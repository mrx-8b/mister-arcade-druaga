==> flow/design.v <==
module IOCTRL( CLK, UPDATE, RESET, ENABLE, WR, ADRS, IN, OUT, STKTRG12, CSTART12, DIPSW, IsMOTOS );
 input			CLK;
 input			UPDATE;
 input			RESET;
 input			ENABLE;
 input			WR;
 input	[5:0]	ADRS;
 input	[7:0]	IN;
 output 	[7:0]	OUT;
 input  [11:0]	STKTRG12;		 
 input	[2:0]	CSTART12;		 
 input  [23:0] DIPSW;			 
 output 			IsMOTOS;
reg		[3:0]	mema[0:15];
reg		[3:0]	memb[0:15];
reg		[3:0]	memc[0:31];
reg	   [3:0]	outr;
reg		[7:0]	credits;
reg		[7:0]	credit_add, credit_sub;
reg		[9:0]	pSTKTRG12;
reg		[2:0]	pCSTART12;
reg				bUpdate;
reg				bIOMode = 0;
assign	OUT = { 4'b1111, outr };
assign	IsMOTOS = bIOMode;
wire	  [11:0]	iSTKTRG12 = ( STKTRG12 ^ pSTKTRG12 ) & STKTRG12;
wire		[2:0]	iCSTART12 = ( CSTART12 ^ pCSTART12 ) & CSTART12;
wire		[3:0]	CREDIT_ONES, CREDIT_TENS;
BCDCONV	creditsBCD( credits, CREDIT_ONES, CREDIT_TENS );
always @ ( posedge CLK ) begin
	if ( ENABLE ) begin
		if ( ADRS[5] )	begin
			if ( WR ) memc[ADRS[4:0]] <= IN;
			outr <= memc[ADRS[4:0]];
		end else if ( ADRS[4] )	begin
			if ( WR ) memb[ADRS[3:0]] <= IN;
			outr <= memb[ADRS[3:0]];
		end else begin
			if ( WR ) mema[ADRS[3:0]] <= IN;
			outr <= mema[ADRS[3:0]];
		end
	end
	if ( RESET ) begin
		pCSTART12  <= 0;
		pSTKTRG12  <= 0;
		bUpdate    <= 0;
		bIOMode     = 0;
		credits     = 0;
	end
	else begin
		if ( UPDATE & (~bUpdate) ) begin
			if ( mema[4'h8] == 4'h8 ) bIOMode = 1'b1;		 
			if ( bIOMode ) begin
		case ( mema[4'h8] )
		4'h1: begin
			mema[4'h0] <= { 3'b00, CSTART12[2] };
			mema[4'h1] <= STKTRG12[3:0];
			mema[4'h2] <= STKTRG12[9:6];
			mema[4'h3] <= { CSTART12[1], CSTART12[0], STKTRG12[10], STKTRG12[4] };
		end
		4'h8: begin
			mema[4'h0] <= 4'h6;
			mema[4'h1] <= 4'h9; 
		end
		default: begin end
		endcase
		case ( memb[4'h8] )
		4'h8: begin
			memb[4'h0] <= 4'h6;
			memb[4'h1] <= 4'h9; 
		end
		4'h9: begin
			memb[4'h0] <= 0;
			memb[4'h1] <= 0;
			memb[4'h2] <= 0;
			memb[4'h3] <= 0;
			memb[4'h4] <= 0;
			memb[4'h5] <= 0;
			memb[4'h6] <= 0;
			memb[4'h7] <= 0;
		end
		default: begin end
		endcase
			end
			else begin
		case ( mema[4'h8] )
		4'h1: begin
			mema[4'h0] <= 0;
			mema[4'h1] <= 0;
			mema[4'h2] <= 0;
			mema[4'h3] <= 0;
		end
		4'h3: begin
			credit_add = 0;
			credit_sub = 0;
			if ( iCSTART12[2] & ( credits < 99 ) ) begin
				credit_add = 8'h01;
				credits = credits + 1;
			end
			if ( mema[4'h9] == 0 ) begin
				if ( ( credits >= 2 ) & iCSTART12[1] ) begin
					credit_sub = 8'h02;
					credits = credits - 2;
				end else if ( ( credits >= 1 ) & iCSTART12[0] ) begin
					credit_sub = 8'h01;
					credits = credits - 1;
				end
			end
			mema[4'h0] <= credit_add;
			mema[4'h1] <= credit_sub;
			mema[4'h2] <= CREDIT_TENS;
			mema[4'h3] <= CREDIT_ONES;
			mema[4'h4] <= STKTRG12[3:0]; 
			mema[4'h5] <= { CSTART12[0], iCSTART12[0], STKTRG12[4], iSTKTRG12[4] };
			mema[4'h6] <= STKTRG12[9:6];				
			mema[4'h7] <= { CSTART12[1], iCSTART12[1], STKTRG12[10], iSTKTRG12[10] };
		end
		4'h4: begin
			mema[4'h0] <= 0;
			mema[4'h1] <= 0;
			mema[4'h2] <= 0;
			mema[4'h3] <= 0;
			mema[4'h4] <= 0;
			mema[4'h5] <= 0;
			mema[4'h6] <= { CSTART12[1], CSTART12[0], 2'b00 };
			mema[4'h7] <= { CSTART12[1], CSTART12[0], 2'b00 };
		end
		4'h5: begin
			mema[4'h0] <= 4'h0;
			mema[4'h1] <= 4'h8; 
			mema[4'h2] <= 4'h4; 
			mema[4'h3] <= 4'h6; 
			mema[4'h4] <= 4'hE; 
			mema[4'h5] <= 4'hD; 
			mema[4'h6] <= 4'h9; 
			mema[4'h7] <= 4'hD; 
		end
		default: begin end
		endcase
		case ( memb[4'h8] )
		4'h1: begin
			memb[4'h0] <= 0;
			memb[4'h1] <= 0;
			memb[4'h2] <= 0;
			memb[4'h3] <= 0;
		end
		4'h3: begin
			memb[4'h0] <= 0;
			memb[4'h1] <= 0;
			memb[4'h2] <= 0;
			memb[4'h3] <= 0;
			memb[4'h4] <= 0;
			memb[4'h5] <= 0;
			memb[4'h6] <= 0;
			memb[4'h7] <= 0;
		end
		4'h4: begin
			memb[4'h0] <= DIPSW[11:8];
			memb[4'h1] <= DIPSW[3:0];
			memb[4'h2] <= DIPSW[7:4];
			memb[4'h4] <= DIPSW[15:12];
			memb[4'h6] <= DIPSW[7:4];
			memb[4'h3] <= 0;
			memb[4'h5] <= { DIPSW[3:2], STKTRG12[ 5], iSTKTRG12[ 5] };
			memb[4'h7] <= {      2'b00, STKTRG12[11], iSTKTRG12[11] };
		end
		4'h5: begin
			memb[4'h0] <= 4'h0;
			memb[4'h1] <= 4'h8; 
			memb[4'h2] <= 4'h4; 
			memb[4'h3] <= 4'h6; 
			memb[4'h4] <= 4'hE; 
			memb[4'h5] <= 4'hD; 
			memb[4'h6] <= 4'h9; 
			memb[4'h7] <= 4'hD; 
		end
		default: begin end
		endcase
			end
			pCSTART12 <= CSTART12;
			pSTKTRG12 <= STKTRG12;
		end
		bUpdate <= UPDATE;
	end
end
endmodule
module add3(in,out);
input [3:0] in;
output [3:0] out;
reg [3:0] out;
always @ (in)
	case (in)
	4'b0000: out <= 4'b0000;
	4'b0001: out <= 4'b0001;
	4'b0010: out <= 4'b0010;
	4'b0011: out <= 4'b0011;
	4'b0100: out <= 4'b0100;
	4'b0101: out <= 4'b1000;
	4'b0110: out <= 4'b1001;
	4'b0111: out <= 4'b1010;
	4'b1000: out <= 4'b1011;
	4'b1001: out <= 4'b1100;
	default: out <= 4'b0000;
	endcase
endmodule
module BCDCONV(A,ONES,TENS);
input  [7:0] A;
output [3:0] ONES, TENS;
wire   [3:0] c1,c2,c3,c4,c5,c6,c7;
wire   [3:0] d1,d2,d3,d4,d5,d6,d7;
assign d1 = {1'b0,A[7:5]};
assign d2 = {c1[2:0],A[4]};
assign d3 = {c2[2:0],A[3]};
assign d4 = {c3[2:0],A[2]};
assign d5 = {c4[2:0],A[1]};
assign d6 = {1'b0,c1[3],c2[3],c3[3]};
assign d7 = {c6[2:0],c4[3]};
add3 m1(d1,c1);
add3 m2(d2,c2);
add3 m3(d3,c3);
add3 m4(d4,c4);
add3 m5(d5,c5);
add3 m6(d6,c6);
add3 m7(d7,c7);
assign ONES = {c5[2:0],A[0]};
assign TENS = {c7[2:0],c5[3]};
endmodule
# Tool chain data of IOCTRL
# Tool output for the design above, in the order of the flow.
# Line numbers count from 1 in the design file above.
# The mark - stands for no value.
[inputs]
top_module = "IOCTRL"
clock_port = "CLK"
lib = "sky130hd"
corner = "tt_025C_1v80"

# Word level
# Source: Yosys, flattened and elaborated, memories not mapped. Widths are those after wreduce. Print and check cells do not count.
# Yosys's memory passes give these memory sizes; they may raise the number of words (mostly to a power of two), join words into wider ones and drop unused or constant bits.
[word_totals]
word_cells = 327
in_bits = 58
ff_bits = 27
out_inout_bits = 9
memories = 10
ramBits = 256
rom_bits = 448
[classes]
equal = 11
add_sub_neg = 3
reduce_and_logical = 2
muxes = 226
compare = 3
n_logic = 66
[mem_list]
columns = ["name", "words", "word_bits", "line", "rtl"]
rows = [
  ["memc", 32, 4, 16, "reg [3:0] memc[0:31];"],
  ["(name not given)", 16, 4, 192, "case (in)"],
  ["(name not given)", 16, 4, 192, ""],
  ["(name not given)", 16, 4, 192, ""],
  ["(name not given)", 16, 4, 192, ""],
  ["(name not given)", 16, 4, 192, ""],
]
# Further memories, not shown: 4.
[ops]
columns = ["cell", "n"]
rows = [
  ["2-to-1 mux 4 bit", 152],
  ["2-to-1 mux 8 bit", 8],
  ["2-to-1 mux 1 bit", 61],
  ["bitwise OR 1 bit", 56],
  ["== test 4 x 3 -> 1 bit (second input constant)", 4],
  ["2-to-1 mux 5 bit", 3],
  ["XOR 12 x 10 -> 12 bit", 1],
  ["AND 12 bit", 1],
  ["== test 4 bit (second input constant)", 3],
  ["== test 4 x 1 -> 1 bit (second input constant)", 2],
  ["== test 4 x 2 -> 1 bit (second input constant)", 2],
  ["adder 8 x 1 -> 8 bit (second input constant)", 1],
  ["subtractor 8 x 1 -> 8 bit (second input constant)", 1],
  [">= comparator 8 x 1 -> 1 bit (second input constant)", 1],
  ["subtractor 8 x 2 -> 8 bit (second input constant)", 1],
  [">= comparator 8 x 2 -> 1 bit (second input constant)", 1],
  ["less-than comparator 8 x 7 -> 1 bit (second input constant)", 1],
  ["AND 1 bit", 4],
  ["zero test 4 bit", 1],
  ["2-to-1 mux 2 bit", 2],
  ["AND 3 bit", 1],
  ["XOR 3 bit", 1],
  ["AND reduction 3 bit", 1],
  ["inverter 1 bit", 2],
]

# Depth
# Depth = most cells in a row (Yosys ltp): at word level without a register or memory, in the mapped netlist without a sequential cell, where the memories' decode and read muxes count.
[depth]
depth_word = 20
abc_area = 0
mapped_depth = 13
ltp_nobuf = 13

# After synthesis
# Yosys stat after the flow's synthesis: flattened, memories mapped to cells. It holds for the ABC_AREA given above (unset counts as 0); a run with the other value may have another netlist.
[mapped]
buf_cells = 67
ffs = 279
mapped_cells = 942
mapped_area_um2 = 13153.9
sequential_area_um2 = 8157.8
[by_type]
columns = ["type", "n", "area_total_um2"]
rows = [
  ["sky130_fd_sc_hd__edfxtp_1", 257, 7.72E+03],
  ["sky130_fd_sc_hd__mux4_2", 78, 1.76E+03],
  ["sky130_fd_sc_hd__dfxtp_1", 22, 440.422],
  ["sky130_fd_sc_hd__nand2_1", 101, 379.114],
  ["sky130_fd_sc_hd__nor2_1", 90, 337.824],
  ["sky130_fd_sc_hd__o21ai_0", 52, 260.25],
  ["sky130_fd_sc_hd__a21oi_1", 36, 180.173],
  ["sky130_fd_sc_hd__clkbuf_1", 45, 168.912],
  ["sky130_fd_sc_hd__nor2b_1", 18, 112.608],
  ["sky130_fd_sc_hd__nand2b_1", 17, 106.352],
  ["sky130_fd_sc_hd__nand3_1", 18, 90.086],
  ["sky130_fd_sc_hd__a22o_1", 10, 87.584],
  ["sky130_fd_sc_hd__a31oi_1", 14, 87.584],
  ["sky130_fd_sc_hd__ha_1", 6, 75.072],
  ["sky130_fd_sc_hd__a221o_1", 7, 70.067],
  ["sky130_fd_sc_hd__nor3_1", 11, 55.053],
  ["sky130_fd_sc_hd__xor2_1", 6, 52.55],
  ["sky130_fd_sc_hd__and3_1", 8, 50.048],
]
# Not listed: further types 59, cells in them 146.
# By module: a second synthesis without flattening, with its own total; a netlist apart from the flattened one above.
[unflattened]
cells_unflattened = 951
area_unflattened_um2 = 13539.2
# Rows give one instance, submodules left out.
[by_module]
columns = ["mod", "mod_seq_area_um2", "area_um2", "cells", "instances"]
rows = [
  ["IOCTRL", 8077.7, 12844.8, 858, 1],
  ["add3", 0.0, 97.6, 13, 7],
  ["BCDCONV", 0.0, 11.3, 2, 1],
]

# Worst setup path after synthesis
# Source: OpenSTA report_checks on the synthesized netlist (no wires, ideal clock, input and output delay 20% of the period each), path of least setup slack; recovery checks are left aside. Register names are those of the netlist, which keeps one name where synthesis merged equal registers.
[synth_path]
path_type = "input-to-reg"
start = "in CSTART12[2]"
end = "reg (no name shown)"
required_ns = 3.347
setup_ns = 0.123
path_delay_ns = 2.744
path_slack_ns = 0.032
n_path_buf = 1
input_delay_ns = 0.694
t_first_pin_ns = 0.694
clock_period_ns = 3.47
arrival_ns = 3.315
driving_pins = 11
period_less_setup_slack_ns = 3.438
# "path_delay_ns" = arrival - input delay + setup time.
# "driving_pins" counts driving pins, that of a launching flip-flop among them; a cell with two outputs on the path counts twice.
# "period_less_setup_slack_ns" is the clock period less the worst setup slack; recovery checks do not enter. This is arithmetic on one report: input and output delays are still those of the set period (20% each).
# The rows between start and end are the longest chain of elaborated cells between them; the timing report does not say that the signal goes this way. Where chains are equally long, one stands for them.
# A line is the first line of the expression or statement that the cell stems from. Yosys adds cells for indexed reads and writes and turns some case tables into memories.
[synth_via]
path_cell_list = "sky130_fd_sc_hd__nor3b_4 sky130_fd_sc_hd__o21ai_2 sky130_fd_sc_hd__mux2_4 sky130_fd_sc_hd__ha_1 sky130_fd_sc_hd__o41a_1 sky130_fd_sc_hd__buf_6 sky130_fd_sc_hd__o31a_1 sky130_fd_sc_hd__a2111oi_4 sky130_fd_sc_hd__mux2i_1 sky130_fd_sc_hd__nor2b_1 sky130_fd_sc_hd__mux2_1"
elab_chain_cells = 15
cells_between = 19
cone_lines = 11
classes_between = "add/sub: 2; compare: 2; mux: 10; logic: 5"
[synth_rtl]
columns = ["element", "line", "rtl"]
rows = [
  ["from (decl)", 11, "input [2:0] CSTART12;"],
  ["XOR 3 bit", 27, "wire [2:0] iCSTART12 = ( CSTART12 ^ pCSTART12 ) & CSTART12;"],
  ["AND 3 bit", 27, ""],
  ["AND 1 bit", 96, "if ( iCSTART12[2] & ( credits < 99 ) ) begin"],
  ["2-to-1 mux 8 bit", 96, ""],
  ["2-to-1 mux 8 bit", 86, "case ( mema[4'h8] )"],
  ["2-to-1 mux 8 bit", 53, "if ( bIOMode ) begin"],
  ["2-to-1 mux 8 bit", 51, "if ( UPDATE & (~bUpdate) ) begin"],
  ["2-to-1 mux 8 bit", 43, "if ( RESET ) begin"],
  [">= comparator 8 x 1 -> 1 bit", 104, "end else if ( ( credits >= 1 ) & iCSTART12[0] ) begin"],
  ["AND 1 bit", 104, ""],
  ["2-to-1 mux 8 bit", 104, ""],
  ["2-to-1 mux 8 bit", 101, "if ( ( credits >= 2 ) & iCSTART12[1] ) begin"],
  ["2-to-1 mux 8 bit", 100, "if ( mema[4'h9] == 0 ) begin"],
  ["2-to-1 mux 4 bit (2 in a row)", "-", ""],
]

# Path in the finished layout
# From the final timing report of run 1: the path of least setup slack in the routed layout; clock arrival at registers is part of the times.
[layout_path]
path_type = "reg-to-reg"
start = "reg credits[1]"
end = "reg (no name shown)"
setup_ns = 0.11
required_ns = 4.99
clock_period_ns = 4.54
arrival_ns = 4.18
n_path_buf = 0
t_first_pin_ns = 0.56
driving_pins = 13
path_slack_ns = 0.81
# The rows between start and end are the longest chain of elaborated cells between them; the timing report does not say that the signal goes this way. Where chains are equally long, one stands for them.
# A register here has more assigning lines than the two given.
[layout_via]
path_cell_list = "sky130_fd_sc_hd__dfxtp_1 sky130_fd_sc_hd__ha_1 sky130_fd_sc_hd__nor4_4 sky130_fd_sc_hd__o21ai_2 sky130_fd_sc_hd__mux2_4 sky130_fd_sc_hd__inv_1 sky130_fd_sc_hd__ha_1 sky130_fd_sc_hd__nand2_1 sky130_fd_sc_hd__or4_1 sky130_fd_sc_hd__or3_1 sky130_fd_sc_hd__a21oi_1 sky130_fd_sc_hd__nor2_1 sky130_fd_sc_hd__mux2_1"
elab_chain_cells = 14
cells_between = 19
cone_lines = 11
classes_between = "add/sub: 3; compare: 3; mux: 10; logic: 3"
[layout_rtl]
columns = ["element", "line", "rtl"]
rows = [
  ["from (decl)", 18, "reg [7:0] credits;"],
  ["from (assign)", 98, "credits = credits + 1;"],
  ["from (assign)", 103, "credits = credits - 2;"],
  ["less-than comparator 8 x 7 -> 1 bit", 96, "if ( iCSTART12[2] & ( credits < 99 ) ) begin"],
  ["AND 1 bit", 96, ""],
  ["2-to-1 mux 8 bit", 96, ""],
  ["2-to-1 mux 8 bit", 86, "case ( mema[4'h8] )"],
  ["2-to-1 mux 8 bit", 53, "if ( bIOMode ) begin"],
  ["2-to-1 mux 8 bit", 51, "if ( UPDATE & (~bUpdate) ) begin"],
  ["2-to-1 mux 8 bit", 43, "if ( RESET ) begin"],
  [">= comparator 8 x 1 -> 1 bit", 104, "end else if ( ( credits >= 1 ) & iCSTART12[0] ) begin"],
  ["AND 1 bit", 104, ""],
  ["2-to-1 mux 8 bit", 104, ""],
  ["2-to-1 mux 8 bit", 101, "if ( ( credits >= 2 ) & iCSTART12[1] ) begin"],
  ["2-to-1 mux 8 bit", 100, "if ( mema[4'h9] == 0 ) begin"],
  ["2-to-1 mux 4 bit (2 in a row)", "-", ""],
]

# Measured results for IOCTRL: 2 stored runs of the Yosys and OpenROAD flow on sky130hd. The settings differ; the order carries no meaning. The constraints put input and output delay at 20% of the set period each and load the outputs with 0.01 pF.
# "timing.worst_path_ns" is the time allowed to the run's worst setup path (the clock period less input and output delay, where it has them) less its slack. Clock arrival times count: a late capture clock shortens it, a late launch clock lengthens it.

[[run]]
name = "run 1"
[run.settings]
period_ns = 4.54
CAP_MARGIN = 20
CORE_MARGIN = 2
CORE_UTILIZATION = 40
SLEW_MARGIN = 20
[run.results]
ys_area_um2 = 13153.9
dieArea_um2 = 34350.9
finalCellArea_um2 = 15114.5
util_pct = 46.6
worstSetupSlack_ns = 0.811
tns_ns = 0.000
timing.hold.ws_ns = 0.454
timing.worst_path_ns = 3.73
critical_path_type = "reg-to-reg"

[[run]]
name = "run 2"
[run.settings]
period_ns = 2.32
CORE_UTILIZATION = 58
SETUP_SLACK_MARGIN = 0.01
PLACE_DENSITY_LB_ADDON = 0.22
CORE_ASPECT_RATIO = 0.76
GPL_ROUTABILITY_DRIVEN = 0
CTS_CLUSTER_SIZE = 95
SLEW_MARGIN = 35
MIN_ROUTING_LAYER = "met1"
CAP_MARGIN = 20
CORE_MARGIN = 2
[run.results]
ys_area_um2 = 13153.9
dieArea_um2 = 23910.9
finalCellArea_um2 = 17254.0
util_pct = 76.8
worstSetupSlack_ns = -0.858
tns_ns = -9.653
timing.hold.ws_ns = 0.463
timing.worst_path_ns = 3.18
critical_path_type = "reg-to-reg"
